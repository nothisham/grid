==> flow/design.v <==
module Top_Authentication_System_for_ZCU104 (
    input  wire clk,
    input  wire rst,
    input  wire start_registration_ev,
    input  wire start_registration_cs,
    input  wire start_authentication,
    output wire ev_reg_status,
    output wire cs_reg_status,
    output wire ev_auth_status,
    output wire cs_auth_status,
    output wire mutual_auth_status,
    output wire auth_process_active
);
    localparam [63:0] USP_ID_J = 64'hDDDDDDDDDDDDDDDD;
    localparam [63:0] USP_PUB_KEY_J = 64'hF0F0F0F0F0F0F0F0;
    localparam [63:0] COMMON_KEY_USP = 64'h1A2B3C4D5E6F7A8B;
    localparam TIMEOUT_CYCLES = 24'd25_000_000;  
    wire [63:0] ev_psidev_reg;
    wire [63:0] ev_rs_reg;
    wire [63:0] ev_pub_key_reg;
    wire [63:0] ev_prv_key_reg;
    wire        ev_registration_complete;
    wire        ev_registration_failed;
    wire [63:0] cs_id_reg;
    wire [63:0] cs_pub_key_reg;
    wire [63:0] cs_prv_key_reg;
    wire        cs_registration_complete;
    wire        cs_registration_failed;
    wire [447:0] ev_to_cs_msg;
    wire         ev_to_cs_valid;
    wire [447:0] cs_to_ev_msg;
    wire         cs_to_ev_valid;
    wire ev_mutual_complete;
    wire cs_mutual_complete;
    reg [447:0] ev_to_cs_msg_pipe;
    reg         ev_to_cs_valid_pipe;
    reg [447:0] cs_to_ev_msg_pipe;
    reg         cs_to_ev_valid_pipe;
    reg [23:0]  auth_timeout_counter;
    reg         auth_in_progress;
    always @(posedge clk or posedge rst) begin
        if (rst) begin
            ev_to_cs_msg_pipe <= 0;
            ev_to_cs_valid_pipe <= 0;
            cs_to_ev_msg_pipe <= 0;
            cs_to_ev_valid_pipe <= 0;
        end else begin
            ev_to_cs_msg_pipe <= ev_to_cs_msg;
            ev_to_cs_valid_pipe <= ev_to_cs_valid;
            cs_to_ev_msg_pipe <= cs_to_ev_msg;
            cs_to_ev_valid_pipe <= cs_to_ev_valid;
        end
    end
    always @(posedge clk or posedge rst) begin
        if (rst) begin
            auth_timeout_counter <= 0;
            auth_in_progress <= 0;
        end else begin
            if (start_authentication && !auth_in_progress) begin
                auth_timeout_counter <= 0;
                auth_in_progress <= 1;
            end else if (auth_in_progress) begin
                if (mutual_auth_status) begin
                    auth_in_progress <= 0;  
                end else if (auth_timeout_counter < TIMEOUT_CYCLES) begin
                    auth_timeout_counter <= auth_timeout_counter + 1;
                end else begin
                    auth_in_progress <= 0;  
                end
            end
        end
    end
    EV_USP_Registration ev_usp_reg_inst (
        .clk(clk),
        .rst(rst),
        .start_registration(start_registration_ev),
        .ev_raw_id_i(64'h1111_1111_1111_1111),
        .ev_raw_ch_i(64'hAAAA_BBBB_CCCC_DDDD),
        .ev_raw_pub_key_i(64'hEEEE_EEEE_EEEE_EEEE),
        .ev_raw_prv_key_i(64'hFFFF_FFFF_FFFF_FFFF),
        .usp_id_j_in(USP_ID_J),
        .ev_psidev_out(ev_psidev_reg),
        .ev_rs_out(ev_rs_reg),
        .ev_pub_key_out(ev_pub_key_reg),
        .ev_prv_key_out(ev_prv_key_reg),
        .registration_complete(ev_registration_complete),
        .registration_failed(ev_registration_failed)
    );
    CS_USP_Registration cs_usp_reg_inst (
        .clk(clk),
        .rst(rst),
        .start_registration(start_registration_cs),
        .cs_raw_id_k(64'h2222_2222_2222_2222),
        .cs_raw_pub_key_k(64'h1234_5678_9ABC_DEF0),
        .cs_raw_prv_key_k(64'h0FED_CBA9_8765_4321),
        .usp_id_j_in(USP_ID_J),
        .cs_id_out(cs_id_reg),
        .cs_pub_key_out(cs_pub_key_reg),
        .cs_prv_key_out(cs_prv_key_reg),
        .registration_complete(cs_registration_complete),
        .registration_failed(cs_registration_failed)
    );
    EV_Authentication_Module ev_auth_inst (
        .clk(clk),
        .rst(rst),
        .start_auth(start_authentication),
        .EV_PS_ID_SELF(ev_psidev_reg),
        .EV_PUB_KEY_SELF(ev_pub_key_reg),
        .EV_PRV_KEY_SELF(ev_prv_key_reg),
        .CS_PUB_KEY_KNOWN(cs_pub_key_reg),
        .CS_ID_KNOWN(cs_id_reg),
        .ev_rx_msg(cs_to_ev_msg_pipe),
        .ev_rx_valid(cs_to_ev_valid_pipe),
        .ev_tx_msg(ev_to_cs_msg),
        .ev_tx_valid(ev_to_cs_valid),
        .ev_auth_ok(ev_auth_status),
        .cs_auth_ok(cs_auth_status),
        .cs_mutual_auth_complete_in(cs_mutual_complete),
        .mutual_auth_complete(ev_mutual_complete)
    );
    CS_Authentication_Module cs_auth_inst (
        .clk(clk),
        .rst(rst),
        .start_auth(start_authentication),
        .CS_ID_SELF(cs_id_reg),
        .CS_PUB_KEY_SELF(cs_pub_key_reg),
        .CS_PRV_KEY_SELF(cs_prv_key_reg),
        .EV_PUB_KEY_KNOWN(ev_pub_key_reg),
        .EV_PS_ID_KNOWN(ev_psidev_reg),
        .cs_rx_msg(ev_to_cs_msg_pipe),
        .cs_rx_valid(ev_to_cs_valid_pipe),
        .cs_tx_msg(cs_to_ev_msg),
        .cs_tx_valid(cs_to_ev_valid),
        .cs_auth_ok(cs_auth_status),
        .ev_auth_ok(ev_auth_status),
        .mutual_auth_complete(cs_mutual_complete)
    );
    assign ev_reg_status = ev_registration_complete;
    assign cs_reg_status = cs_registration_complete;
    assign mutual_auth_status = ev_mutual_complete && cs_mutual_complete;
    assign auth_process_active = auth_in_progress;
endmodule
module EV_USP_Registration (
    input  wire       clk,
    input  wire       rst,
    input  wire       start_registration,
    input  [63:0]     ev_raw_id_i,
    input  [63:0]     ev_raw_ch_i,
    input  [63:0]     ev_raw_pub_key_i,
    input  [63:0]     ev_raw_prv_key_i,
    input  [63:0]     usp_id_j_in,
    output reg [63:0] ev_psidev_out,
    output reg [63:0] ev_rs_out,
    output reg [63:0] ev_pub_key_out,
    output reg [63:0] ev_prv_key_out,
    output reg        registration_complete,
    output reg        registration_failed
);
    localparam [2:0] IDLE           = 3'b000;
    localparam [2:0] GENERATE_PSID  = 3'b001;
    localparam [2:0] GENERATE_RS    = 3'b010;
    localparam [2:0] KEY_GENERATION = 3'b011;
    localparam [2:0] COMPLETE       = 3'b100;
    localparam [2:0] FAILED         = 3'b101;
    reg [2:0] current_state;
    wire keygen_failed = 1'b0;  
    always @(posedge clk or posedge rst) begin
        if (rst) begin
            current_state <= IDLE;
            ev_psidev_out <= 0;
            ev_rs_out <= 0;
            ev_pub_key_out <= 0;
            ev_prv_key_out <= 0;
            registration_complete <= 0;
            registration_failed <= 0;
        end else begin
            case (current_state)
                IDLE: begin
                    registration_complete <= 0;  
                    registration_failed <= 0;
                    if (start_registration) begin
                        current_state <= GENERATE_PSID;
                    end
                end
                GENERATE_PSID: begin
                    ev_psidev_out <= ev_raw_id_i ^ usp_id_j_in;
                    current_state <= GENERATE_RS;
                end
                GENERATE_RS: begin
                    ev_rs_out <= ev_raw_ch_i ^ ev_psidev_out;
                    current_state <= KEY_GENERATION;
                end
                KEY_GENERATION: begin
                    ev_pub_key_out <= ev_raw_pub_key_i;
                    ev_prv_key_out <= ev_raw_prv_key_i;
                    if (keygen_failed) begin
                        current_state <= FAILED;
                    end else begin
                        current_state <= COMPLETE;
                    end
                end
                COMPLETE: begin
                    registration_complete <= 1'b1;
                end
                FAILED: begin
                    registration_failed <= 1'b1;
                end
                default:
                    current_state <= IDLE;
            endcase
        end
    end
endmodule
module CS_USP_Registration (
    input  wire       clk,
    input  wire       rst,
    input  wire       start_registration,
    input  [63:0]     cs_raw_id_k,
    input  [63:0]     cs_raw_pub_key_k,
    input  [63:0]     cs_raw_prv_key_k,
    input  [63:0]     usp_id_j_in,
    output reg [63:0] cs_id_out,
    output reg [63:0] cs_pub_key_out,
    output reg [63:0] cs_prv_key_out,
    output reg        registration_complete,
    output reg        registration_failed
);
    localparam [2:0] IDLE           = 3'b000;
    localparam [2:0] GENERATE_ID    = 3'b001;
    localparam [2:0] KEY_GENERATION = 3'b010;
    localparam [2:0] COMPLETE       = 3'b011;
    localparam [2:0] FAILED         = 3'b100;
    reg [2:0] current_state;
    wire keygen_failed = 1'b0;  
    always @(posedge clk or posedge rst) begin
        if (rst) begin
            current_state <= IDLE;
            cs_id_out <= 0;
            cs_pub_key_out <= 0;
            cs_prv_key_out <= 0;
            registration_complete <= 0;
            registration_failed <= 0;
        end else begin
            case (current_state)
                IDLE: begin
                    registration_complete <= 0;  
                    registration_failed <= 0;
                    if (start_registration) begin
                        current_state <= GENERATE_ID;
                    end
                end
                GENERATE_ID: begin
                    cs_id_out <= cs_raw_id_k ^ usp_id_j_in;
                    current_state <= KEY_GENERATION;
                end
                KEY_GENERATION: begin
                    cs_pub_key_out <= cs_raw_pub_key_k;
                    cs_prv_key_out <= cs_raw_prv_key_k;
                    if (keygen_failed) begin
                        current_state <= FAILED;
                    end else begin
                        current_state <= COMPLETE;
                    end
                end
                COMPLETE: begin
                    registration_complete <= 1'b1;
                end
                FAILED: begin
                    registration_failed <= 1'b1;
                end
                default:
                    current_state <= IDLE;
            endcase
        end
    end
endmodule
module EV_Authentication_Module #(
    parameter TIMEOUT_CYCLES = 24'd25_000_000
) (
    input  wire       clk,
    input  wire       rst,
    input  wire       start_auth,
    input  [63:0]     EV_PS_ID_SELF,
    input  [63:0]     EV_PUB_KEY_SELF,
    input  [63:0]     EV_PRV_KEY_SELF,
    input  [63:0]     CS_PUB_KEY_KNOWN,
    input  [63:0]     CS_ID_KNOWN,
    input  [447:0]    ev_rx_msg,
    input  wire       ev_rx_valid,
    output reg [447:0]ev_tx_msg,
    output reg        ev_tx_valid,
    output reg        ev_auth_ok,
    input  wire       cs_auth_ok,
    input  wire       cs_mutual_auth_complete_in,
    output reg        mutual_auth_complete
);
    localparam [2:0] IDLE                       = 3'b000;
    localparam [2:0] INITIATE_AUTH              = 3'b001;
    localparam [2:0] WAIT_FOR_CS_RESPONSE       = 3'b010;
    localparam [2:0] VERIFY_CS                  = 3'b011;
    localparam [2:0] AWAIT_MUTUAL_CONFIRMATION  = 3'b100;
    localparam [2:0] MUTUAL_AUTH_SUCCESS        = 3'b101;
    localparam [2:0] AUTH_FAILED                = 3'b110;
    reg [2:0]  current_state, next_state;
    reg [23:0] timeout_counter;
    wire verification_passed = (ev_rx_msg[447:384] == CS_ID_KNOWN) && (ev_rx_msg[383:320] == CS_PUB_KEY_KNOWN);
    always @(posedge clk or posedge rst) begin
        if (rst) begin
            current_state <= IDLE;
            timeout_counter <= 0;
            ev_tx_valid <= 0;
            ev_tx_msg <= 0;
            ev_auth_ok <= 0;
            mutual_auth_complete <= 0;
        end else begin
            current_state <= next_state;
            if (next_state != current_state) begin  
                timeout_counter <= 0;
            end else if (current_state == WAIT_FOR_CS_RESPONSE || current_state == AWAIT_MUTUAL_CONFIRMATION) begin
                timeout_counter <= timeout_counter + 1;
            end
        end
    end
    always @(*) begin
        next_state = current_state;
        ev_tx_valid = 1'b0;
        ev_tx_msg = 448'b0;
        ev_auth_ok = 1'b0;
        mutual_auth_complete = 1'b0;
        case (current_state)
            IDLE:
                if (start_auth) begin
                    next_state = INITIATE_AUTH;
                end
            INITIATE_AUTH: begin
                ev_tx_valid = 1'b1;
                ev_tx_msg = {EV_PS_ID_SELF, EV_PUB_KEY_SELF, 320'd0};
                next_state = WAIT_FOR_CS_RESPONSE;
            end
            WAIT_FOR_CS_RESPONSE:
                if (ev_rx_valid) begin
                    next_state = VERIFY_CS;
                end else if (timeout_counter >= TIMEOUT_CYCLES) begin
                    next_state = AUTH_FAILED;
                end
            VERIFY_CS:
                if (verification_passed) begin
                    ev_auth_ok = 1'b1;  
                    next_state = AWAIT_MUTUAL_CONFIRMATION;
                end else begin
                    next_state = AUTH_FAILED;
                end
            AWAIT_MUTUAL_CONFIRMATION: begin
                ev_auth_ok = 1'b1;  
                if (cs_auth_ok && cs_mutual_auth_complete_in) begin
                    next_state = MUTUAL_AUTH_SUCCESS;
                end else if (timeout_counter >= TIMEOUT_CYCLES) begin
                    next_state = AUTH_FAILED;
                end
            end
            MUTUAL_AUTH_SUCCESS: begin
                ev_auth_ok = 1'b1;
                mutual_auth_complete = 1'b1;
                next_state = IDLE;
            end
            AUTH_FAILED:
                next_state = IDLE;
            default:
                next_state = IDLE;
        endcase
    end
endmodule
module CS_Authentication_Module #(
    parameter TIMEOUT_CYCLES = 24'd25_000_000
) (
    input  wire       clk,
    input  wire       rst,
    input  wire       start_auth,
    input  [63:0]     CS_ID_SELF,
    input  [63:0]     CS_PUB_KEY_SELF,
    input  [63:0]     CS_PRV_KEY_SELF,
    input  [63:0]     EV_PUB_KEY_KNOWN,
    input  [63:0]     EV_PS_ID_KNOWN,
    input  [447:0]    cs_rx_msg,
    input  wire       cs_rx_valid,
    output reg [447:0]cs_tx_msg,
    output reg        cs_tx_valid,
    output reg        cs_auth_ok,
    input  wire       ev_auth_ok,
    output reg        mutual_auth_complete
);
    localparam [2:0] IDLE                       = 3'b000;
    localparam [2:0] WAIT_FOR_EV_REQUEST        = 3'b001;
    localparam [2:0] VERIFY_EV_AND_RESPOND      = 3'b010;
    localparam [2:0] AWAIT_MUTUAL_CONFIRMATION  = 3'b011;
    localparam [2:0] MUTUAL_AUTH_SUCCESS        = 3'b100;
    localparam [2:0] AUTH_FAILED                = 3'b101;
    reg [2:0]  current_state, next_state;
    reg [23:0] timeout_counter;
    wire verification_passed = (cs_rx_msg[447:384] == EV_PS_ID_KNOWN) && (cs_rx_msg[383:320] == EV_PUB_KEY_KNOWN);
    always @(posedge clk or posedge rst) begin
        if (rst) begin
            current_state <= IDLE;
            timeout_counter <= 0;
        end else begin
            current_state <= next_state;
            if (next_state != current_state) begin
                timeout_counter <= 0;
            end else if (current_state == WAIT_FOR_EV_REQUEST || current_state == AWAIT_MUTUAL_CONFIRMATION) begin
                timeout_counter <= timeout_counter + 1;
            end
        end
    end
    always @(*) begin
        next_state = current_state;
        cs_tx_valid = 1'b0;
        cs_tx_msg = 448'b0;
        cs_auth_ok = 1'b0;
        mutual_auth_complete = 1'b0;
        case (current_state)
            IDLE:
                if (start_auth) begin
                    next_state = WAIT_FOR_EV_REQUEST;
                end
            WAIT_FOR_EV_REQUEST:
                if (cs_rx_valid) begin
                    next_state = VERIFY_EV_AND_RESPOND;
                end else if (timeout_counter >= TIMEOUT_CYCLES) begin
                    next_state = AUTH_FAILED;
                end
            VERIFY_EV_AND_RESPOND:
                if (verification_passed) begin 
                    cs_tx_valid = 1'b1;
                    cs_tx_msg = {CS_ID_SELF, CS_PUB_KEY_SELF, 320'd0};
                    cs_auth_ok = 1'b1;  
                    next_state = AWAIT_MUTUAL_CONFIRMATION;
                end else begin
                    next_state = AUTH_FAILED;
                end
            AWAIT_MUTUAL_CONFIRMATION: begin
                cs_auth_ok = 1'b1;  
                if (ev_auth_ok) begin  
                    next_state = MUTUAL_AUTH_SUCCESS;
                end else if (timeout_counter >= TIMEOUT_CYCLES) begin
                    next_state = AUTH_FAILED;
                end
            end
            MUTUAL_AUTH_SUCCESS: begin
                cs_auth_ok = 1'b1;
                mutual_auth_complete = 1'b1;
                next_state = IDLE;
            end
            AUTH_FAILED:
                next_state = IDLE;
            default:
                next_state = IDLE;
        endcase
    end
endmodule
---- Tool chain data of Top_Authentication_System_for_ZCU104 ----
The steps from the RTL of Top_Authentication_System_for_ZCU104 to its reports follow in flow order.
Line numbers count from 1 in the design file above.
Cell names lack the library's common part.
The mark n/a stands for no value.
inputs
  top ..................................... Top_Authentication_System_for_ZCU104
  clock ................................... clk
  library ................................. sky130hd
  timing corner ........................... tt_025C_1v80

---- Elaborated design ----
Source: Yosys, flattened and elaborated, memories not mapped. Widths are those after wreduce. Registers that Yosys merges into a memory's read port (data or address) are not register bits. Print and check cells do not count. Equal cells are merged and count once.
storage and ports
  output and inout bits ................... 6
  bits in registers ....................... 62
  word width x clocked read ports ......... 0
  word-level cells ........................ 73
  latch bits .............................. 0
  RAM bits ................................ 0
  memory bits (read-only) ................. 0
  memory cells ............................ 0
  input port bits ......................... 5
cells by class
  shift operators ......................... 0
  muxes and demuxes ....................... 20
  bitwise operators ....................... 2
  divide/modulo/power cells ............... 0
  add/subtract/negate cells ............... 2
  multiply operators ...................... 0
  $lt $le $gt $ge ......................... 2
  eq/ne operators ......................... 16
  reductions and logical operators ........ 21
operators by type and width
  operator                                                              count
  2-to-1 mux 24 bit                                                     5
  adder 24 x 1 -> 24 bit (second input constant)                        2
  logical NOT 48 bit                                                    1
  logical NOT 32 bit                                                    1
  greater-or-equal comparator 24 x 23 -> 1 bit (second input constant)  1
  less-than comparator 24 x 23 -> 1 bit (second input constant)         1
  == test 3 x 2 -> 1 bit (second input constant)                        6
  parallel mux 3 bit (select 5 bit)                                     1
  2-to-1 mux 3 bit                                                      5
  == test 3 bit (second input constant)                                 4
  parallel mux 3 bit (select 4 bit)                                     1
  nonzero test 2 bit                                                    5
  == test 3 x 1 -> 1 bit (second input constant)                        3
  logical NOT 3 bit                                                     3
  parallel mux 3 bit (select 3 bit)                                     1
  OR reduction 2 bit                                                    4
  AND reduction 2 bit                                                   3
  parallel mux 1 bit (select 2 bit)                                     3
  inequality test 2 bit (second input constant)                         2
  2-to-1 mux 1 bit                                                      4
  inequality test 3 bit                                                 1
  logical AND 1 bit                                                     2
  inverter 1 bit                                                        2
  logical OR 1 bit                                                      1
  logical NOT 1 bit                                                     1

---- Longest topological paths ----
Yosys ltp: most cells in a row. Word level: on the elaborated netlist, between registers, memories and ports. Mapped: between sequential cells and ports; inverters and the memories' decode and read muxes count.
depth
  depth in word-level cells ............... 6
  ABC_AREA ................................ 0
  gate-level depth with buffers ........... 7
  mapped depth without buffers ............ 6

---- After synthesis ----
Yosys stat after the flow's synthesis: flattened, memories mapped to cells. It holds for the ABC_AREA given above (unset counts as 0); a run with the other value may have another netlist.
synthesis totals
  cell area after synthesis ............... 0.0030542 mm²
  flip-flops .............................. 65
  sequential part of the area ............. 0.0016316 mm²
  buffers ................................. 10
  standard cells after synthesis .......... 312
cells by type
  type      count  total area (µm²)
  dfrtp_1   61     1.53E+03
  xor2_1    17     148.893
  nor2_1    38     142.637
  nand2_1   29     108.854
  dfstp_2   4      105.101
  nand3_1   21     105.101
  and3_1    12     75.072
  o21ai_0   15     75.072
  a21oi_1   14     70.067
  nand4_1   10     62.56
  mux2i_1   6      60.058
  xnor2_1   5      43.792
  ha_1      3      37.536
  nor2b_1   6      37.536
  o211ai_1  5      37.536
  inv_1     9      33.782
  nand2b_1  5      31.28
  o31ai_1   4      30.029
Other cell types: 25; their cells: 48.
The figures by module come from a second, unflattened synthesis with its own total; it is not the netlist above.
unflattened totals
  cell total of the unflattened synthesis .. 3692
  area (unflattened synthesis) ............ 0.0519098 mm²
Each row is one instance without its submodules.
modules
  module                                instances  area (mm²)  cells
  Top_Authentication_System_for_ZCU104  1          0.0238491   1041
  EV_USP_Registration                   1          0.0105751   824
  CS_USP_Registration                   1          0.0077574   553
  CS_Authentication_Module              1          0.0063386   822
  EV_Authentication_Module              1          0.0033895   452

---- Timing after synthesis ----
Path of least setup slack by OpenSTA after synthesis, without wires, with an ideal clock, recovery checks aside; 20% of the period is set as input and as output delay. Where synthesis merged equal registers, the netlist keeps one of their names.
path post-synthesis
  path type ............................... reg-to-reg
  from .................................... register auth_timeout_counter[8]
  to ...................................... register auth_timeout_counter[21]
  period .................................. 2.43 ns
  setup slack ............................. 0.364 ns
  stages .................................. 6
  time at the first pin ................... 0.000 ns
  path delay .............................. 2.066 ns
  arrival time ............................ 1.988 ns
  synthesis period reached ................ 2.066 ns
"path delay" is the arrival time less input delay plus setup time.
"stages": output pins that drive a net of the path, with the launching flip-flop's if there is one; two outputs of one cell count as two.
"synthesis period reached" is the clock period less the worst setup slack; recovery checks do not enter. This is arithmetic on one report: input and output delays are still those of the set period (20% each).
The rows between start and end are the longest chain of elaborated cells between them; the timing report does not say that the signal goes this way. Where chains are equally long, one stands for them.
Each line given opens the expression or statement behind the cell; cells for indexed reads and writes are added by Yosys, which also makes memories of some case tables.
At most two assigning lines are given for a register; there are more.
on the way, post-synthesis
  path through ............................ dfrtp_1 or4_1 o2111a_1 o21a_2 or4_1 a21oi_1
  cells in the longest elaborated chain ... 4
  elaborated cells between the ends (all ways) .. 7
  those cells by class .................... add/sub: 1; compare: 1; mux: 3; reduce/logical: 2
RTL lines, path post-synthesis
  what                    line  text
  start: declaration      39    reg [23:0]  auth_timeout_counter;
  start: assignment       56    auth_timeout_counter <= 0;
  start: assignment       66    auth_timeout_counter <= auth_timeout_counter + 1;
  adder 24 x 1 -> 24 bit  66
  2-to-1 mux 24 bit       65    end else if (auth_timeout_counter < TIMEOUT_CYCLES) begin
  2-to-1 mux 24 bit       62    end else if (auth_in_progress) begin
  2-to-1 mux 24 bit       59    if (start_authentication && !auth_in_progress) begin
  end: assignment         60    auth_timeout_counter <= 0;
  end: assignment         66
  end: declaration        39

---- Worst path after layout ----
From the final timing report of record 1: the path of least setup slack in the routed layout; clock arrival at registers is part of the times.
path post-layout
  path type ............................... reg-to-reg
  from .................................... register auth_timeout_counter[6]
  to ...................................... register auth_timeout_counter[21]
  arrival time ............................ 2.41 ns
  setup slack ............................. 0.24 ns
  stages .................................. 6
  time at the first pin ................... 0.34 ns
  period .................................. 2.37 ns
The rows between start and end are the longest chain of elaborated cells between them; the timing report does not say that the signal goes this way. Where chains are equally long, one stands for them.
At most two assigning lines are given for a register; there are more.
on the way, post-layout
  path through ............................ dfrtp_1 or4_1 o2111a_2 o21a_4 or4_4 a21oi_2
  cells in the longest elaborated chain ... 4
  elaborated cells between the ends (all ways) .. 7
  those cells by class .................... add/sub: 1; compare: 1; mux: 3; reduce/logical: 2
RTL lines, path post-layout
  what                    line  text
  start: declaration      39    reg [23:0]  auth_timeout_counter;
  start: assignment       56    auth_timeout_counter <= 0;
  start: assignment       66    auth_timeout_counter <= auth_timeout_counter + 1;
  adder 24 x 1 -> 24 bit  66
  2-to-1 mux 24 bit       65    end else if (auth_timeout_counter < TIMEOUT_CYCLES) begin
  2-to-1 mux 24 bit       62    end else if (auth_in_progress) begin
  2-to-1 mux 24 bit       59    if (start_authentication && !auth_in_progress) begin
  end: assignment         60    auth_timeout_counter <= 0;
  end: assignment         66
  end: declaration        39

Hand-over note for Top_Authentication_System_for_ZCU104

Measured data: module Top_Authentication_System_for_ZCU104, platform sky130hd, 2 stored runs of the flow under differing settings, order arbitrary. Input and output delays are each 20% of the period that was set; the output load is 0.01 pF.
By "achieved clock period" is meant the clock period of the run minus its worst setup slack. This is arithmetic on one report: input and output delays are still those of the set period (20% each).
"critical path time" means the part of the period allowed to the worst setup path (the constraints hold back 20% at inputs and 20% at outputs) less its slack; where the path has registers, the arrival times of their clocks count too.
"total power after layout" is the tool's figure for a default switching activity; nothing was simulated.

---- record 1 ----
settings
  period_ns = 2.37
  SETUP_SLACK_MARGIN = 0.51
  CAP_MARGIN = 20
  CORE_MARGIN = 2
  CORE_UTILIZATION = 40
  SLEW_MARGIN = 20
results
  netlist area reported by Yosys .......... 0.0030542 mm²
  overall die area ........................ 0.0083503 mm²
  utilization after layout ................ 53.9 %
  worst setup slack after layout .......... 0.238 ns
  worst-case hold slack ................... 0.362 ns
  total power after layout ................ 3382 µW
  achieved clock period ................... 2.132 ns
  critical path time ...................... 2.13 ns
  kind of the worst setup path ............ reg-to-reg

---- record 2 ----
settings
  period_ns = 3.93
  CORE_UTILIZATION = 30
  PLACE_DENSITY_LB_ADDON = 0.09
  CELL_PAD_IN_SITES_GLOBAL_PLACEMENT = 2
  CELL_PAD_IN_SITES_DETAIL_PLACEMENT = 2
  TNS_END_PERCENT = 80
  ABC_AREA = 1
  CTS_CLUSTER_SIZE = 49
  CTS_CLUSTER_DIAMETER = 113
  SLEW_MARGIN = 5
  CAP_MARGIN = 20
  CORE_MARGIN = 2
results
  netlist area reported by Yosys .......... 0.0034846 mm²
  overall die area ........................ 0.0124937 mm²
  utilization after layout ................ 35.0 %
  worst setup slack after layout .......... 1.255 ns
  worst-case hold slack ................... 0.352 ns
  total power after layout ................ 1787 µW
  achieved clock period ................... 2.675 ns
  critical path time ...................... 1.89 ns
  kind of the worst setup path ............ reg-to-output

End of note.
